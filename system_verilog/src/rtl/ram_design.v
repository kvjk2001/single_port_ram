==> flow/design.v <==
module ram_design(
  clk,  
  reset,  
  address,  
  data_in,  
  write_enb,  
  read_enb,   
  data_out    
);          
  input [4:0] address;
  input write_enb;
  input read_enb; 
  input [7:0] data_in;
  input clk;
  input reset;
  output [7:0] data_out;
  reg [7:0] data_out ;
  reg [7:0] memory [0:31];
  always @(posedge clk)
    begin 
      if(!reset)
        memory[address] <= 8'bz;
      else if(write_enb && !read_enb) 
        memory[address] <= data_in;
    end 
  always @(posedge clk)
    begin
      if(!reset) 
        data_out <= 8'bz;
      else if(read_enb && !write_enb)
        data_out <= memory[address];
      else
        data_out <= 8'bz;
    end
endmodule
[Step by step through the tools: ram_design]
Tool output for the design above, in the order of the flow.
Lines are those of the file above, counted from 1.
Operators: Yosys type, input widths -> output width; for muxes data width and select width s.
Library cell names are shortened.
Not given: --
Inputs
  top: ram_design
  clock port: clk
  library: sky130hd
  corner: tt_025C_1v80

[Elaborated design]
Counts by Yosys on the flattened word-level netlist (proc, flatten, opt, wreduce; memories kept). Register bits leave out memories and registers merged into their read ports (data or address); mux counts leave out enables and synchronous resets folded into registers. Print and check cells are left out. Cells with the same type and inputs are merged into one.
Yosys's memory passes give these memory sizes; they may raise the number of words (mostly to a power of two), join words into wider ones and drop unused or constant bits.
Operators by class
  reduce/logical cells: 4
  bitwise logic cells: 1
  mux-type cells: 8
Operator list (number)
  $mux 8: 5
  $mux 1: 3
  $logic_and 1x1->1: 2
  $logic_not 1->1: 2
  $or 1x1->1: 1
Storage and ports
  output and inout bits: 8
  register bits: 8
  bits in writable memories: 256
  word-level cells: 15
  memories: 1
  input port bits: 17
Memories
  memory: words 32, bits a word 8, read ports 1, write ports 1, line 18  | reg [7:0] memory [0:31];

[Logic depth]
Depth = most cells in a row (Yosys ltp): at word level without a register or memory, in the mapped netlist without a sequential cell, where the memories' decode and read muxes count.
Depth
  depth after elaboration: 5
  ABC_AREA: 0
  gate-level depth with buffers: 7
  mapped depth without buffers: 4

[Synthesis result]
Yosys stat after the flow's synthesis: flattened, memories mapped to cells. It holds for the ABC_AREA given above (unset counts as 0); a run with the other value may have another netlist.
Cells by type (number)
  edfxtp_1: 256
  mux2i_1: 128
  o22ai_1: 63
  dfxtp_1: 8
  buf_2: 22
  nor2_1: 29
  nor4_1: 16
  nand4bb_1: 5
  nand2_1: 12
  clkbuf_1: 11
  or4b_1: 4
  nand4b_1: 4
  buf_6: 2
  nand3b_1: 3
  nor3_1: 4
  or3b_2: 2
  nand2b_1: 2
  o22ai_2: 1
Not listed: further types 6, cells in them 7.
Synthesis totals
  synthesis area: 10213.5 µm²
  buffers: 35
  mapped flip-flops: 264
  standard cells after synthesis: 579

[Worst setup path after synthesis]
OpenSTA on the mapped netlist: ideal clock, no wires. The path of least setup slack (recovery checks aside). Input and output delay are each 20% of the period. Register names are those of the netlist, which keeps one name where synthesis merged equal registers.
Timing path after synthesis
  path type: in2reg
  start point: in address[1]
  end point: mem memory[27][0]
  data arrival time: 1.900 ns
  driving pins on the path: 5
  setup slack: 0.046 ns
  delay of the path: 1.817 ns
  period: 2.33 ns
  path buffers: 3
  period reached after synthesis: 2.284 ns
"delay of the path" = arrival - input delay + setup time.
"driving pins on the path": output pins that drive a net of the path, with the launching flip-flop's if there is one; two outputs of one cell count as two.
"period reached after synthesis" is the clock period less the worst setup slack; recovery checks do not enter. This is arithmetic on one report: input and output delays are still those of the set period (20% each).
Between the ends, after synthesis
  cells stage by stage: clkbuf_1 buf_2 buf_2 nand3_1 nor3_1
RTL lines, path after synthesis
  from (decl): line 10  | input [4:0] address;
  to (decl): line 18  | reg [7:0] memory [0:31];
Chain of elaborated cells between the ends: none given.

[Timing after layout]
Path of least setup slack in the final report of run A (OpenROAD, finished layout, wires in). Where an end is a register, its clock arrival counts in the times.
Timing path after layout
  path type: in2reg
  start point: in address[3]
  end point: reg data_out[5]
  setup slack: 0.99 ns
  driving pins on the path: 5
  path buffers: 1
  period: 3.82 ns
  data arrival time: 3.21 ns
Between the ends stands the longest chain of elaborated cells between them, by number of cells; it is not shown to be the way that was timed. Of several equally long chains one is given.
A line is the first line of the expression or statement that the cell stems from. Yosys adds cells for indexed reads and writes and turns some case tables into memories.
A memory read counts as a cell of the chain, while the word-level depth stops at memories.
A register here has more assigning lines than the two given.
Between the ends, after layout
  cells stage by stage: clkdlybuf4s50_1 nand4bb_1 o22ai_1 nor4_1 nand2_1
  cells in the longest elaborated chain: 3
  elaborated cells on any way between the ends: 3
  source lines of those cells: 3
  those cells by class: mux (2); memory (1)
RTL lines, path after layout
  from (decl): line 10  | input [4:0] address;
  $mem_v2 32x8: line 18  | reg [7:0] memory [0:31];
  $mux 8: line 30  | else if(read_enb && !write_enb)
  $mux 8: line 28  | if(!reset)
  to (assign): line 29  | data_out <= 8'bz;
  to (assign): line 31  | data_out <= memory[address];
  to (decl): line 16  | output [7:0] data_out;

Flow measurements of ram_design on sky130hd: 2 stored runs with different settings, listed in no order. Input and output delays are each 20% of the period that was set; the output load is 0.01 pF.
"achieved clock period" means the clock period less the worst setup slack. The figure is calculated, with input and output delays left at 20% of the set period.
"worst setup path time": the worst setup path's part of the clock period (all of it between registers, 20% less for each end at a port) less its slack. A launch clock that arrives late makes it longer, a capture clock that arrives late makes it shorter.
[run A] settings: period_ns=3.82, CAP_MARGIN=20, CORE_MARGIN=2, CORE_UTILIZATION=40, SLEW_MARGIN=20
[run A] result: chip area after synthesis (Yosys) 10213.5 µm², die area 26828.8 µm², standard-cell area of the final layout 11671.2 µm², worst setup slack after layout 0.988 ns, achieved clock period 2.832 ns, worst setup path time 2.07 ns, worst setup path kind in2reg
[run B] settings: period_ns=2.91, CORE_UTILIZATION=24, PLACE_DENSITY_LB_ADDON=0.24, CORE_ASPECT_RATIO=0.91, CORE_MARGIN=4, CELL_PAD_IN_SITES_GLOBAL_PLACEMENT=3, CTS_CLUSTER_SIZE=45, SLEW_MARGIN=25, CAP_MARGIN=20
[run B] result: chip area after synthesis (Yosys) 10213.5 µm², die area 45924.2 µm², standard-cell area of the final layout 12468.2 µm², worst setup slack after layout 0.509 ns, achieved clock period 2.401 ns, worst setup path time 1.82 ns, worst setup path kind in2reg
